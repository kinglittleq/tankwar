==> flow/design.v <==
module PS2 (
    input clk_100mhz,
    input ps2_clk,
    input ps2_data,
    output reg press,
    output reg[7:0] ascii
    );
wire[7:0] prev_data, data;
wire ready;
ps2_keyboard M0 (
    .clk(clk_100mhz),
    .clrn(1'b1),
    .ps2_clk(ps2_clk),
    .ps2_data(ps2_data),
    .rdn(1'b0),
    .data(data),
    .prev_data(prev_data),
    .ready(ready),
    .overflow()
    );
always @(posedge clk_100mhz) begin
    if (ready) begin
        if (prev_data != 8'hF0) begin
            press <= 1'b1;
        end
        else begin
            press <= 1'b0;
        end
        case (data)
            8'h1c: ascii <= 8'h61;  
            8'h32: ascii <= 8'h62;  
            8'h21: ascii <= 8'h63;  
            8'h23: ascii <= 8'h64;  
            8'h24: ascii <= 8'h65;  
            8'h2b: ascii <= 8'h66;  
            8'h34: ascii <= 8'h67;  
            8'h33: ascii <= 8'h68;  
            8'h43: ascii <= 8'h69;  
            8'h3b: ascii <= 8'h6A;  
            8'h42: ascii <= 8'h6B;  
            8'h4b: ascii <= 8'h6C;  
            8'h3a: ascii <= 8'h6D;  
            8'h31: ascii <= 8'h6E;  
            8'h44: ascii <= 8'h6F;  
            8'h4d: ascii <= 8'h70;  
            8'h15: ascii <= 8'h71;  
            8'h2d: ascii <= 8'h72;  
            8'h1b: ascii <= 8'h73;  
            8'h2c: ascii <= 8'h74;  
            8'h3c: ascii <= 8'h75;  
            8'h2a: ascii <= 8'h76;  
            8'h1d: ascii <= 8'h77;  
            8'h22: ascii <= 8'h78;  
            8'h35: ascii <= 8'h79;  
            8'h1a: ascii <= 8'h7A;  
            8'h45: ascii <= 8'h30;  
            8'h16: ascii <= 8'h31;  
            8'h1e: ascii <= 8'h32;  
            8'h26: ascii <= 8'h33;  
            8'h25: ascii <= 8'h34;  
            8'h2e: ascii <= 8'h35;  
            8'h36: ascii <= 8'h36;  
            8'h3d: ascii <= 8'h37;  
            8'h3e: ascii <= 8'h38;  
            8'h46: ascii <= 8'h39;  
            8'h29: ascii <= 8'h20;  
            8'h66: ascii <= 8'h08;  
            8'h5a: ascii <= 8'h0D;  
            default: ascii <= 8'h00;
        endcase
    end
end
endmodule
module ps2_keyboard (
    input clk, 
    input clrn, 
    input ps2_clk, 
    input ps2_data, 
    input rdn, 
    output [7:0] data,
    output [7:0] prev_data,
    output ready, overflow
    );
reg overflow;        
reg [3:0] count;         
reg [9:0] buffer;        
reg [7:0] fifo[7:0];     
reg [2:0] w_ptr, r_ptr;  
reg [2:0] ps2_clk_sync;
always @ (posedge clk) begin
    ps2_clk_sync <= {ps2_clk_sync[1:0],ps2_clk};
end
wire sampling = ps2_clk_sync[2] & ~ps2_clk_sync[1];
always @ (posedge clk) begin
    if (clrn == 0) begin
        count <= 0;
        w_ptr <= 0;
        r_ptr <= 0;
        overflow <= 0;
    end 
    else if (sampling) begin
        if (count == 4'd10) begin
            if (buffer[0] == 0 && ps2_data) begin  
                fifo[w_ptr] <= buffer[8:1];   
                w_ptr <= w_ptr + 3'd1;
                overflow <= overflow |  (r_ptr == (w_ptr + 3'd1));
            end  
            count <= 0;  
        end 
        else begin
            buffer[count] <= ps2_data;    
            count <= count + 3'd1;    
        end
    end
    if (!rdn && ready) begin
        r_ptr <= r_ptr + 3'd1;
        overflow <= 0;
    end
end
assign ready = (w_ptr != r_ptr);
assign data = fifo[r_ptr];
assign prev_data = fifo[r_ptr - 1'b1];
endmodule
* Reports on PS2
Tool output for the design above, in the order of the flow.
Lines are those of the file above, counted from 1.
Library cell names are shortened.
Not given: n/a
- Top module :: PS2
- Clock input :: clk_100mhz
- Library :: sky130hd
- Library corner :: tt_025C_1v80

* Elaborated design
Source: Yosys, flattened and elaborated, memories not mapped. Widths are those after wreduce. Print and check cells do not count. Equal cells are merged and count once.
Yosys's memory passes give these memory sizes; they may raise the number of words (mostly to a power of two), join words into wider ones and drop unused or constant bits.
- Bits in latches :: 0
- Flip-flop bits (word level) :: 32
- RAM bits :: 64
- Bits in read-only memories :: 896
- Word width x clocked read ports :: 15
- Memories :: 2
- Reduce/logical cells :: 3
- Divide/modulo/power cells :: 0
- Equality and inequality tests :: 3
- Multiply operators :: 0
- Bitwise logic cells :: 7
- Multiplexer cells :: 12
- Shift operators :: 2
- Magnitude comparators :: 0
- Add/subtract/negate cells :: 5
** Memories
- (no name shown) :: depth 128, bits a word 7, rd ports 1, write ports 0, RTL line 29 : case (data)
- M0.fifo :: depth 8, bits a word 8, rd ports 2, write ports 1, RTL line 87 : reg [7:0] fifo[7:0];
** Operator list (count)
- 8-bit two-way mux :: 3
- 3-bit two-way mux :: 5
- 1-bit by 5-bit variable shift with 10-bit output :: 1
- 1-bit by 5-bit variable shift with 10-bit output with constant A :: 1
- 10-bit AND :: 1
- 10-bit bitwise OR :: 1
- 10-bit NOT :: 1
- 8-bit != test with constant B :: 1
- 3-bit by 1-bit adder with 3-bit output with constant B :: 2
- 4-bit negation with 5-bit output :: 1
- 4-bit by 1-bit adder with 4-bit output with constant B :: 1
- 4-bit == test with constant B :: 1
- 1-bit two-way mux :: 4
- 1-bit NOT :: 3
- 3-bit by 1-bit subtractor with 3-bit output with constant B :: 1
- 3-bit != test :: 1
- 3-bit AND reduction :: 1
- 2-bit AND reduction :: 1
- 1-bit AND :: 1
- 1-bit logical AND :: 1

* Longest topological paths
Longest topological path by Yosys (ltp), each cell counted once; first at word level (registers and memories cut), then after technology mapping (sequential cells cut; the memories' decode and read muxes count).
- Depth after elaboration :: 5
- ABC_AREA :: 0
- Depth in mapped cells :: 11
- Depth with buffers taken out :: 9

* After synthesis
Source: synth_stat.txt of the flow (Yosys; design flattened, memories mapped). It holds for the ABC_AREA given above (unset counts as 0); a run with the other value may have another netlist.
Totals and module areas in this step are rounded.
- Sequential part of the area :: 0.00285 sq mm
- Chip area (Yosys) :: 0.00511 sq mm
- Cells in the netlist :: 381
- Flip-flop cells :: 97
** Cell types (count)
- edfxtp_1 :: 91
- mux4_1 :: 10
- ha_1 :: 14
- mux4_2 :: 7
- o21ai_0 :: 26
- dfxtp_1 :: 6
- nor3_1 :: 23
- nand2_1 :: 25
- nor2_1 :: 25
- mux2_2 :: 8
- mux2i_4 :: 4
- xnor2_1 :: 7
- a21oi_1 :: 12
- buf_6 :: 5
- mux2i_1 :: 5
- inv_1 :: 13
- nor3b_1 :: 6
- xor2_1 :: 5
Not listed: further types 40, cells in them 89.
The figures by module come from a second, unflattened synthesis with its own total; it is not the netlist above.
- Cells (unflattened synthesis) :: 415
- Area total of the unflattened synthesis :: 0.00553 sq mm
Rows give one instance, submodules left out.
** Modules
- ps2_keyboard :: cells 280, area 0.00441 sq mm, times used 1, sequential area 0.00256 sq mm
- PS2 :: cells 135, area 0.00112 sq mm, times used 1, sequential area 0.00024 sq mm

* Path before layout
Path of least setup slack by OpenSTA after synthesis, without wires, with an ideal clock, recovery checks aside; 20% of the period is set as input and as output delay. Where synthesis merged equal registers, the netlist keeps one of their names.
- Path type :: reg2reg
- From :: register (name not given)
- To :: register ascii[2]
- Stages :: 12
- Clock period :: 3.08 ns
- Launch time at the first pin :: 0.000 ns
- Path slack :: 0.352 ns
- Arrival :: 2.559 ns
- Path delay :: 2.728 ns
- Required time :: 2.911 ns
- Buffers on the path :: 3
- Period reached after synthesis :: 2.728 ns
"path delay" = arrival - input delay + setup time.
"stages": output pins that drive a net of the path, with the launching flip-flop's if there is one; two outputs of one cell count as two.
"period reached after synthesis" = period - worst setup slack (recovery checks aside). The figure is calculated, with input and output delays left at 20% of the set period.
A register here has more assigning lines than the two given.
- Cells stage by stage :: dfxtp_1 > buf_6 > buf_12 > mux4_1 > mux2_2 > inv_1 > ha_1 > clkbuf_1 > o21ai_0 > o221a_1 > a21boi_1 > o31ai_1
** RTL lines, path post-synthesis
- to (assign) :: RTL line 30 : 8'h1c: ascii <= 8'h61;
- to (assign) :: RTL line 31 : 8'h32: ascii <= 8'h62;
- to (decl) :: RTL line 6 : output reg[7:0] ascii
Chain of elaborated cells between the ends: none given.

* Path in the finished layout
Path of least setup slack in the final report of job 1 (OpenROAD, finished layout, wires in). Where an end is a register, its clock arrival counts in the times.
- Path type :: reg2reg
- From :: memory M0.fifo[4][0]
- To :: register ascii[4]
- Clock period :: 2.67 ns
- Arrival :: 2.74 ns
- Buffers on the path :: 0
- Launch time at the first pin :: 0.34 ns
- Stages :: 9
- Required time :: 2.86 ns
- Path slack :: 0.12 ns
A register here has more assigning lines than the two given.
- Cells stage by stage :: edfxtp_1 > mux4_1 > mux2_2 > inv_2 > ha_2 > nand2_1 > a2111oi_4 > a21oi_1 > o22ai_1
** RTL lines, path after layout
- from (decl) :: RTL line 87 : reg [7:0] fifo[7:0];
- to (assign) :: RTL line 30 : 8'h1c: ascii <= 8'h61;
- to (assign) :: RTL line 31 : 8'h32: ascii <= 8'h62;
- to (decl) :: RTL line 6 : output reg[7:0] ascii
Chain of elaborated cells between the ends: none given.

Memo
Re: implementation data of PS2

Design PS2 on sky130hd. What follows are 2 stored runs of the flow, each under its own settings; their order means nothing. The constraints put input and output delay at 20% of the set period each and load the outputs with 0.01 pF.
By "reached clock period" is meant the clock period of the run minus its worst setup slack. This is arithmetic on one report: input and output delays are still those of the set period (20% each).
"worst setup path time": the worst setup path's part of the clock period (all of it between registers, 20% less for each end at a port) less its slack. A launch clock that arrives late makes it longer, a capture clock that arrives late makes it shorter.
By "total power after layout" is meant OpenSTA's value without simulated activity: inputs other than the clock are taken to toggle once in ten clock periods, and the tool carries that through the logic.
Values from the reports are rounded here.

* Job 1
** Files
==> flow/run.sh <==
#!/bin/bash
# the make line also repeats the synthesis and layout settings of config.mk as NAME=value (left out here)
make -C /OpenROAD-flow-scripts/flow DESIGN_CONFIG=/design/flow/config.mk WORK_HOME=/design/flow/orfs CLKGATE_MAP_FILE= finish
==> flow/config.mk <==
export PLATFORM = sky130hd
export DESIGN_NAME = PS2
export DESIGN_NICKNAME = PS2
export VERILOG_FILES = /design/flow/design.v
export SDC_FILE = /design/flow/constraint.sdc
export NUM_CORES = 4
export LEC_CHECK = 0
export CAP_MARGIN = 20
export CELL_PAD_IN_SITES_DETAIL_PLACEMENT = 1
export CORE_ASPECT_RATIO = 0.91
export CORE_MARGIN = 2
export CORE_UTILIZATION = 27
export CTS_CLUSTER_DIAMETER = 153
export CTS_CLUSTER_SIZE = 71
export GPL_ROUTABILITY_DRIVEN = 0
export GPL_TIMING_DRIVEN = 1
export PLACE_DENSITY_LB_ADDON = 0.21
export SLEW_MARGIN = 20
export TNS_END_PERCENT = 55
==> flow/constraint.sdc <==
create_clock -name core_clock -period 2.67 [get_ports {clk_100mhz}]
set_input_delay 0.5340 -clock core_clock [delete_from_list [all_inputs] [get_ports {clk_100mhz}]]
set_output_delay 0.5340 -clock core_clock [all_outputs]
set_load 0.01 [all_outputs]
** Results
- Standard-cell area of the final layout :: 0.00601 sq mm
- Setup total negative slack :: 0.000 ns
- Total die area :: 0.02 sq mm
- Reached clock period :: 2.549 ns
- Worst setup path time :: 2.55 ns
- Worst setup path type :: reg2reg
- Setup slack of the worst path :: 0.121 ns
- Cell area after synthesis :: 0.00511 sq mm
- Total power after layout :: 6,950 µW
- Smallest hold slack :: 0.339 ns

* Job 2
** Files
==> flow/run.sh <==
#!/bin/bash
# the make line also repeats the synthesis and layout settings of config.mk as NAME=value (left out here)
make -C /OpenROAD-flow-scripts/flow DESIGN_CONFIG=/design/flow/config.mk WORK_HOME=/design/flow/orfs CLKGATE_MAP_FILE= finish
==> flow/config.mk <==
export PLATFORM = sky130hd
export DESIGN_NAME = PS2
export DESIGN_NICKNAME = PS2
export VERILOG_FILES = /design/flow/design.v
export SDC_FILE = /design/flow/constraint.sdc
export NUM_CORES = 4
export LEC_CHECK = 0
export ABC_AREA = 0
export CAP_MARGIN = 15
export CELL_PAD_IN_SITES_GLOBAL_PLACEMENT = 1
export CORE_MARGIN = 9
export CORE_UTILIZATION = 22
export GPL_TIMING_DRIVEN = 1
export MAX_ROUTING_LAYER = met4
export PLACE_DENSITY = 0.61
export SETUP_SLACK_MARGIN = 0.03
export SLEW_MARGIN = 20
export TNS_END_PERCENT = 65
==> flow/constraint.sdc <==
create_clock -name core_clock -period 2.6 [get_ports {clk_100mhz}]
set_input_delay 0.5200 -clock core_clock [delete_from_list [all_inputs] [get_ports {clk_100mhz}]]
set_output_delay 0.5200 -clock core_clock [all_outputs]
set_load 0.01 [all_outputs]
** Results
- Standard-cell area of the final layout :: 0.00612 sq mm
- Setup total negative slack :: 0.000 ns
- Total die area :: 0.029 sq mm
- Reached clock period :: 2.463 ns
- Worst setup path time :: 2.46 ns
- Worst setup path type :: reg2reg
- Setup slack of the worst path :: 0.137 ns
- Cell area after synthesis :: 0.00511 sq mm
- Total power after layout :: 7,120 µW
- Smallest hold slack :: 0.330 ns
